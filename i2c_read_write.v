==> flow/design.v <==
module i2c_read_write(clk,rst,sda,scl,address_tb,pointer_tb,data_tb,pointer_bit,rd,i_address,i_data);
input clk;
input rst;
input rd;
inout sda;
output reg scl;
input [1:0] pointer_bit;
input [2:0]i_address; 
input [15:0]i_data;
output [7:0]pointer_tb;
output [15:0]data_tb;
output [7:0]address_tb;
parameter   [3:0] idle =4'd0,
                 start=4'd1,
                 address=4'd2,
                 addack=4'd3,
                 pointer=4'd4,
                 pointerack=4'd5,
                 read15to8=4'd6,
                 readack=4'd7,
                 read7to0=4'd8,
                 nack=4'd9,
                 stop=4'd10,
                 write15to8=4'd11,
                 write7to0=4'd12,
                 writeack=4'd13,
                 writeack2=4'd14;
reg [3:0]state;
reg [7:0]address_reg; 
reg [7:0]pointer_reg;
reg sda_reg;
reg sda_link;
reg [15:0]data_reg;
reg [8:0]count1;
reg [3:0]data_count;
reg [24:0]count2;
reg ptr_write; 
assign sda= sda_link ?sda_reg:1'bz;
assign data_tb=data_reg;
assign address_tb=address_reg;
assign pointer_tb=pointer_reg;
always @(posedge clk) begin
    if(rst) begin
        count1<=9'd0;
    end
    else if(count1==9'd499) begin
        count1<=9'd0;
    end
    else 
       count1<=count1+1'b1;
end
always @(posedge clk ) begin
    if(rst) begin
        scl<=1'b0;
    end
    else if (count1==9'd249) begin
        scl<=1'b0;
    end
    else if (count1==9'd499) begin
        scl<=1'b1;
    end
    else 
      scl<=scl;
end
always @(posedge clk ) begin
if(rst) begin
        data_count<=4'd0;
        address_reg <= 8'b00000000;
        pointer_reg <= 8'd0;
        state<= idle;
        sda_link<=1'b1;    
        sda_reg<=1'b1;
        ptr_write<=1'b1;   
        count2<=25'd0;
    end
else begin
    if(rd) begin
        case (state)
        idle: 
        begin
            sda_link<=1;    
            sda_reg<=1;     
            if (count2==25'd4_999) begin
                count2<=25'd0;
                state<=start;
            end
            else begin
                count2<=count2+1'b1;
                state<=idle;
            end
        end
        start: begin
                if(count1==9'd124) begin     
                sda_reg<=1'b0;
                sda_link=1'b1;
                state<=address;
                data_count<=4'd0;
                if(ptr_write)
                    address_reg<={4'b1001,i_address,1'b0};
                else
                    address_reg<= {4'b1001,i_address,1'b1};
            end
            else begin
                state<=start;
            end
        end
            address: begin
                if (count1==9'd374) begin
                    if (data_count==4'd8) begin
                        state<=addack;
                        data_count<=4'd0;
                        sda_reg<=1'b1;
                        sda_link<=1'b0;   
                    end
                    else begin  
                        state<=address;  
                        case(data_count)
                            4'd0: sda_reg <= address_reg[7];
                            4'd1: sda_reg <= address_reg[6];
                            4'd2: sda_reg <= address_reg[5];
                            4'd3: sda_reg <= address_reg[4];
                            4'd4: sda_reg <= address_reg[3];
                            4'd5: sda_reg <= address_reg[2];
                            4'd6: sda_reg <= address_reg[1];
                            4'd7: sda_reg <= address_reg[0];
                            default: ;
                        endcase
                        data_count<=data_count+1'b1;     
                    end
                end
                else 
                state<=address;
            end
            addack: begin
                if (!sda && count1==9'd374) begin
                    if (ptr_write==1) begin
                        state<=pointer;
                        pointer_reg<={6'b000000,pointer_bit};  
                        sda_link<=1'b1;
                        sda_reg<=1'b0;
                        data_count<=4'd0;
                    end
                    else 
                    state<=read15to8;
                end
                else if(count1 ==29'd249) begin
                    if (ptr_write==1) begin
                        state<=pointer;
                        pointer_reg<={6'b000000,pointer_bit};  
                        sda_link<=1'b1;
                        sda_reg<=1'b0;
                        data_count<=4'd0;
                    end
                    else 
                    state<=read15to8;
                end
            end 
            pointer: begin
                if(count1==9'd374) begin
                    if(data_count==4'd8) begin
                    state<=pointerack;
                    sda_link<=1'b0;
                    sda_reg<=1'b1;
                    data_count<=4'd0;
                    end
                else begin
                    state<=pointer;
                    data_count<=data_count+1'b1;
                    case(data_count)
                            4'd0: sda_reg <= pointer_reg[7];
                            4'd1: sda_reg <= pointer_reg[6];
                            4'd2: sda_reg <= pointer_reg[5];
                            4'd3: sda_reg <= pointer_reg[4];
                            4'd4: sda_reg <= pointer_reg[3];
                            4'd5: sda_reg <= pointer_reg[2];
                            4'd6: sda_reg <= pointer_reg[1];
                            4'd7: sda_reg <= pointer_reg[0];
                            default: ;
                        endcase
                end
            end
                else
                state<=pointer;
            end
        pointerack: begin
            if(!sda && count1==9'd374) begin
                ptr_write<=1'b0;
                state<=start;
            end
            else if( count1==9'd249) begin
                ptr_write<=1'b0;
                state<=start;
            end
            else 
            state<=pointerack;
        end
        read15to8: begin
            if(count1==9'd374 && data_count==4'd8) begin
                state<=readack;
                data_count<=0;
                sda_link<=1'b1;
                sda_reg<=1'b1;
            end
            else if (count1==29'd124) begin   
                state<=read15to8;
                data_count<=data_count+1;
                case(data_count)
                4'd0: data_reg[15] <= sda;
                4'd1: data_reg[14] <= sda;
                4'd2: data_reg[13] <= sda;
                4'd3: data_reg[12] <= sda;
                4'd4: data_reg[11] <= sda;
                4'd5: data_reg[10] <= sda;
                4'd6: data_reg[9] <= sda;
                4'd7: data_reg[8] <= sda;
                default: ;
                endcase
            end
            else 
            state<=read15to8;
        end
        readack: begin
            if(count1==9'd374) begin
                sda_reg<=1'b0;
            end
            else if( count1==9'd249) begin   
                state<=read7to0;
                sda_reg<=1'b1;
                sda_link<=1'b0;
                data_count<=4'd0;
            end
            else 
            state<=readack;
        end
        read7to0: begin
            if(count1==9'd374 && data_count==4'd8) begin
                state<=nack;
                data_count<=1'b0;
                sda_link<=1'b1;
                sda_reg<=1'b1;
            end
            else if (count1==9'd124) begin
                state<=read7to0;
                data_count<=data_count+1;
                case(data_count)
                4'd0: data_reg[7] <= sda;
                4'd1: data_reg[6] <= sda;
                4'd2: data_reg[5] <= sda;
                4'd3: data_reg[4] <= sda;
                4'd4: data_reg[3] <= sda;
                4'd5: data_reg[2] <= sda;
                4'd6: data_reg[1] <= sda;
                4'd7: data_reg[0] <= sda;
                default: ;
                endcase
            end
            else 
            state<=read7to0;
        end
        nack: begin
            if (count1==9'd374) begin
                sda_reg<=1'b0;
                state<=stop;
            end
            else
            state<=nack;
        end
        stop: begin
            if(count1==9'd124) begin    
                sda_reg<=1'b1;
                state<=idle;
            end
            else
            state<=stop;
        end
    endcase
    end
else begin
    case (state)
       idle: 
       begin
         sda_link<=1;    
         sda_reg<=1;     
         if (count2==25'd4_999) begin
            count2<=25'd0;
            state<=start;
         end
         else begin
            count2<=count2+1'b1;
            state<=idle;
         end
       end
       start: begin
        if(count1==9'd124)  
            begin    
                sda_reg<=1'b0;
                sda_link=1'b1;
                state<=address;
                data_count<=4'd0;
                address_reg<={4'b1001,i_address,1'b0};
            end
        else begin
            state<=start;
        end
       end
        address: begin
            if (count1==9'd374) begin
                if (data_count==4'd8) begin
                    state<=addack;
                    data_count<=4'd0;
                    sda_reg<=1'b1;
                    sda_link<=1'b0;   
                end
                else begin  
                    state<=address;   
                    case(data_count)
                        4'd0: sda_reg <= address_reg[7];
                        4'd1: sda_reg <= address_reg[6];
                        4'd2: sda_reg <= address_reg[5];
                        4'd3: sda_reg <= address_reg[4];
                        4'd4: sda_reg <= address_reg[3];
                        4'd5: sda_reg <= address_reg[2];
                        4'd6: sda_reg <= address_reg[1];
                        4'd7: sda_reg <= address_reg[0];
                        default: ;
                    endcase
                    data_count<=data_count+1'b1;     
                end
            end
            else 
              state<=address;
        end
        addack: begin
            if (!sda && count1==9'd374) begin
                    state<=pointer;
                    pointer_reg<={6'b000000,pointer_bit};  
                    sda_link<=1'b1;
                    sda_reg<=1'b0;
                    data_count<=4'd0;
             end
            else if(  count1 ==9'd249) begin
                    state<=pointer;
                    pointer_reg<={6'b000000,pointer_bit};  
                    sda_link<=1'b1;
                    sda_reg<=1'b0;
                    data_count<=4'd0;
                end
             else 
                state<=addack;
        end
        pointer: begin
            if(count1==9'd374) begin
                if(data_count==4'd8) begin
                 state<=pointerack;
                 sda_link<=1'b0;
                 sda_reg<=1'b1;
                 data_count<=4'd0;
                end
            else begin
                state<=pointer;
                data_count<=data_count+1'b1;
                 case(data_count)
                        4'd0: sda_reg <= pointer_reg[7];
                        4'd1: sda_reg <= pointer_reg[6];
                        4'd2: sda_reg <= pointer_reg[5];
                        4'd3: sda_reg <= pointer_reg[4];
                        4'd4: sda_reg <= pointer_reg[3];
                        4'd5: sda_reg <= pointer_reg[2];
                        4'd6: sda_reg <= pointer_reg[1];
                        4'd7: sda_reg <= pointer_reg[0];
                        default: ;
                    endcase
            end
        end
            else
               state<=pointer;
        end
     pointerack: begin
        if(!sda && count1==9'd374) begin
            data_reg<=i_data;
           state<=write15to8;
           sda_link<=1'b1;
        end
         else if(  count1==9'd249) begin
            data_reg<=i_data;
            state<=write15to8;
            sda_link<=1'b1;
        end
        else 
           state<=pointerack;
     end
     write15to8: begin
        if(count1==9'd374 && data_count==4'd8) begin
            state<=writeack;
            data_count<=4'b0;
            sda_link<=1'b0;
            sda_reg<=1'b1;
         end
         else if (count1==9'd374) begin    
            state<=write15to8;
            data_count<=data_count+1;
            case(data_count)
            4'd0: sda_reg <= data_reg[15];
            4'd1: sda_reg <= data_reg[14];
            4'd2: sda_reg <= data_reg[13];
            4'd3: sda_reg <= data_reg[12];
            4'd4: sda_reg <= data_reg[11];
            4'd5: sda_reg <= data_reg[10];
            4'd6: sda_reg <= data_reg[9];
            4'd7: sda_reg <= data_reg[8];
            default: ;
            endcase
         end
        else 
         state<=write15to8;
     end
     writeack: begin
        if(count1==9'd374 && !sda) begin
            state<=write7to0;
            sda_link<=1'b1;
        end
        else if( count1==9'd249) begin   
            state<=write7to0;
            sda_link<=1'b1;
        end
         else 
         state<=writeack;
     end
      write7to0: begin
        if(count1==9'd374 && data_count==4'd8) begin
            state<=writeack2;
            data_count<=4'b0;
            sda_link<=1'b0;
            sda_reg<=1'b1;
         end
         else if (count1==9'd374) begin    
            state<=write7to0;
            data_count<=data_count+1;
            case(data_count)
            4'd0: sda_reg <= data_reg[7];
            4'd1: sda_reg <= data_reg[6];
            4'd2: sda_reg <= data_reg[5];
            4'd3: sda_reg <= data_reg[4];
            4'd4: sda_reg <= data_reg[3];
            4'd5: sda_reg <= data_reg[2];
            4'd6: sda_reg <= data_reg[1];
            4'd7: sda_reg <= data_reg[0];
            default: ;
            endcase
         end
        else 
         state<=write7to0;
     end
      writeack2: begin
        if(count1==9'd374 && !sda) begin
            state<=stop;
            sda_link<=1'b1;
        end
        else if( count1==9'd249 ) begin   
            state<=stop;
            sda_link<=1'b1;
        end
         else 
         state<=writeack2;
     end
       stop: begin
        if(count1==9'd124) begin     
            sda_reg<=1'b1;
            state<=idle;
        end
        else
          state<=stop;
       end
   endcase
end
    end
end
endmodule
Step by step through the tools: i2c_read_write --
What the tools print for i2c_read_write, step after step. Line numbers count from 1 in the design file above. Operators: Yosys type, input widths -> output width; for muxes data width and select width s. A cell with n/a has no value.
Set-up: top i2c_read_write, clock input clk, library sky130hd, corner tt_025C_1v80

Elaborated design --
Source: Yosys, flattened and elaborated, memories not mapped. Widths are those after wreduce. Registers that Yosys merges into a memory's read port (data or address) are not register bits. Print and check cells do not count.
Word-level totals: register bits 78, latch bits 0, bits in writable memories 0, bits in read-only memories 0, clocked read ports x word width 0, memory cells 0, bits of input ports 24
Operators by class: $add $sub $neg 4, multipliers 0, divide/modulo/power cells 0, magnitude comparators 0, eq/ne operators 58, shift operators 0, multiplexer cells 204, bitwise operators 1, reduce/logical cells 41
Operators by type and width (number):
- $mux 1 | 145
- $reduce_and 7->1 | 16
- $mux 8 | 13
- $pmux 4 s11 | 2
- $mux 4 | 22
- $pmux 1 s8 | 5
- $eq 4x3->1 const B | 8
- $eq 4x4->1 const B | 8
- $add 25x1->25 const B | 1
- $eq 25x13->1 const B | 1
- $mux 25 | 1
- $ne 11x11->1 const B | 2
- $ne 2x1->1 const B | 11
- $mux 3 | 7
- $pmux 4 s5 | 1
- $eq 9x9->1 const B | 2
- $eq 4x2->1 const B | 4
- $ne 4x4->1 const B | 4
- $pmux 4 s4 | 1
- $ne 12x1->1 const B | 1
- $reduce_bool 12->1 | 1
- $ne 3x3->1 const B | 4
- $ne 11x1->1 const B | 1
- $reduce_and 10->1 | 1
- $reduce_or 2->1 | 5
- $add 9x1->9 const B | 1
- $eq 9x7->1 const B | 1
- $eq 9x8->1 const B | 1
Not listed: further kinds 28, cells in them 38.

Logic depth --
Yosys ltp: most cells in a row. Word level: on the elaborated netlist, between registers, memories and ports. Mapped: between sequential cells and ports; inverters and the memories' decode and read muxes count.
Depth: depth in word-level cells 6, ABC_AREA 0, gate-level depth with buffers 10, gate-level depth less buffers 8

Netlist --
Yosys stat after the flow's synthesis: flattened, memories mapped to cells. It holds for the ABC_AREA given above (unset counts as 0); a run with the other value may have another netlist. Totals and module areas in this step are rounded.
Cells by type:
- sky130_fd_sc_hd__dfxtp_1 | number 63, area in all 1261.21 um^2
- sky130_fd_sc_hd__edfxtp_1 | number 16, area in all 480.461 um^2
- sky130_fd_sc_hd__nor2_1 | number 85, area in all 319.056 um^2
- sky130_fd_sc_hd__a21oi_1 | number 35, area in all 175.168 um^2
- sky130_fd_sc_hd__o21ai_0 | number 31, area in all 155.149 um^2
- sky130_fd_sc_hd__nand2_1 | number 41, area in all 153.898 um^2
- sky130_fd_sc_hd__ha_1 | number 11, area in all 137.632 um^2
- sky130_fd_sc_hd__xor2_1 | number 14, area in all 122.618 um^2
- sky130_fd_sc_hd__inv_1 | number 29, area in all 108.854 um^2
- sky130_fd_sc_hd__xnor2_1 | number 12, area in all 105.101 um^2
- sky130_fd_sc_hd__nand4_1 | number 15, area in all 93.84 um^2
- sky130_fd_sc_hd__and3_1 | number 14, area in all 87.584 um^2
- sky130_fd_sc_hd__nand3_1 | number 17, area in all 85.082 um^2
- sky130_fd_sc_hd__clkbuf_1 | number 21, area in all 78.826 um^2
- sky130_fd_sc_hd__buf_4 | number 9, area in all 67.565 um^2
- sky130_fd_sc_hd__nor3_1 | number 13, area in all 65.062 um^2
- sky130_fd_sc_hd__a22oi_1 | number 8, area in all 60.058 um^2
- sky130_fd_sc_hd__mux2i_1 | number 5, area in all 50.048 um^2
Not listed: further types 54, cells in them 128.
Mapped netlist: standard cells after synthesis 567, chip area (Yosys) 4650 um^2, flip-flops 79, buffers 42

Worst setup path after synthesis --
Path of least setup slack by OpenSTA after synthesis, without wires, with an ideal clock, recovery checks aside; 20% of the period is set as input and as output delay. Where synthesis merged equal registers, the netlist keeps one of their names.
Path after synthesis: path type register to register, from register data_count[0], to register (no name shown), clock period 3.11 ns, library setup time 0.128 ns, launch time at the first pin 0.000 ns, arrival time 2.067 ns, required time 2.982 ns, path slack 0.915 ns, delay of the path 2.195 ns, stages 10, buffers on the path 1, period reached after synthesis 2.195 ns
"delay of the path" is the arrival time less input delay plus setup time. "stages": output pins that drive a net of the path, with the launching flip-flop's if there is one; two outputs of one cell count as two. "period reached after synthesis" = period - worst setup slack (recovery checks aside). The figure is calculated, with input and output delays left at 20% of the set period. A register here has more assigning lines than the two given.
Between the ends, after synthesis: cells stage by stage sky130_fd_sc_hd__dfxtp_1 > sky130_fd_sc_hd__inv_1 > sky130_fd_sc_hd__ha_1 > sky130_fd_sc_hd__clkbuf_1 > sky130_fd_sc_hd__mux2_2 > sky130_fd_sc_hd__or4_1 > sky130_fd_sc_hd__a21oi_1 > sky130_fd_sc_hd__a311oi_1 > sky130_fd_sc_hd__and3_1 > sky130_fd_sc_hd__mux2i_1
RTL lines, path after synthesis:
- start: declaration | RTL line 35 | reg [3:0]data_count;
- start: assignment | RTL line 128 | data_count<=data_count+1'b1;
- start: assignment | RTL line 168 | data_count<=data_count+1'b1;
No chain of elaborated cells between the ends is given.

Timing after layout --
Path of least setup slack in the final report of job 1 (OpenROAD, finished layout, wires in). Where an end is a register, its clock arrival counts in the times.
Path post-layout: path type register to register, from register count1[1], to register data_count[0], clock period 2.33 ns, library setup time 0.08 ns, launch time at the first pin 0.34 ns, arrival time 2.48 ns, required time 2.60 ns, path slack 0.12 ns, stages 9, buffers on the path 1
The rows between start and end are the longest chain of elaborated cells between them; the timing report does not say that the signal goes this way. Where chains are equally long, one stands for them. Each line given opens the expression or statement behind the cell; cells for indexed reads and writes are added by Yosys, which also makes memories of some case tables. A register here has more assigning lines than the two given.
Between the ends, post-layout: cells stage by stage sky130_fd_sc_hd__dfxtp_1 > sky130_fd_sc_hd__ha_1 > sky130_fd_sc_hd__nand4b_4 > sky130_fd_sc_hd__buf_4 > sky130_fd_sc_hd__o31ai_2 > sky130_fd_sc_hd__and3b_1 > sky130_fd_sc_hd__a31oi_1 > sky130_fd_sc_hd__or4b_1 > sky130_fd_sc_hd__o221ai_1, length of the longest elaborated chain 5, elaborated cells between the ends (all ways) 24, classes of those cells 7 x eq/ne; 14 x mux; 3 x reduce/logical
RTL lines, path post-layout:
- start: declaration | RTL line 34 | reg [8:0]count1;
- start: assignment | RTL line 44 | count1<=9'd0;
- start: assignment | RTL line 50 | count1<=count1+1'b1;
- $eq 9x9->1 | RTL line 399 | else if (count1==9'd374) begin
- $mux 4 | RTL line 399
- $mux 4 | RTL line 393 | if(count1==9'd374 && data_count==4'd8) begin
- $pmux 4 s4 | RTL line 279 | case (state)
- $mux 4 | RTL line 77 | if(rd) begin
- end: assignment | RTL line 128 | data_count<=data_count+1'b1;
- end: assignment | RTL line 168 | data_count<=data_count+1'b1;
- end: declaration | RTL line 35 | reg [3:0]data_count;

## Implementation results

Design i2c_read_write on sky130hd. What follows are 2 stored runs of the flow, each under its own settings; their order means nothing. The constraints put input and output delay at 20% of the set period each and load the outputs with 0.01 pF.
"period achieved" = clock period - worst setup slack. The figure is calculated, with input and output delays left at 20% of the set period.
"total power after layout": no workload was simulated; the value follows from the tool's default switching activity.
The results are shown rounded.

* Job 1 | settings: period_ns 2.33; CAP_MARGIN 20; CORE_MARGIN 2; CORE_UTILIZATION 40; SLEW_MARGIN 20 | results: area of the standard cells in the finished layout 5,820 um^2; setup total negative slack 0.000 ns; synthesis area 4,650 um^2; smallest hold slack 0.309 ns; setup slack of the worst path 0.118 ns; total power after layout 3,210 µW; full die area 12,500 um^2; period achieved 2.212 ns; utilization after layout 0.512
* Job 2 | settings: period_ns 2.61; CORE_UTILIZATION 33; SETUP_SLACK_MARGIN 0.33; PLACE_DENSITY_LB_ADDON 0.28; CORE_MARGIN 7; TNS_END_PERCENT 25; ABC_AREA 1; GPL_TIMING_DRIVEN 0; GPL_ROUTABILITY_DRIVEN 0; CTS_CLUSTER_DIAMETER 279; SLEW_MARGIN 15; MAX_ROUTING_LAYER met4; CAP_MARGIN 20 | results: area of the standard cells in the finished layout 6,200 um^2; setup total negative slack 0.000 ns; synthesis area 5,130 um^2; smallest hold slack 0.304 ns; setup slack of the worst path 0.385 ns; total power after layout 2,880 µW; full die area 19,200 um^2; period achieved 2.225 ns; utilization after layout 0.408
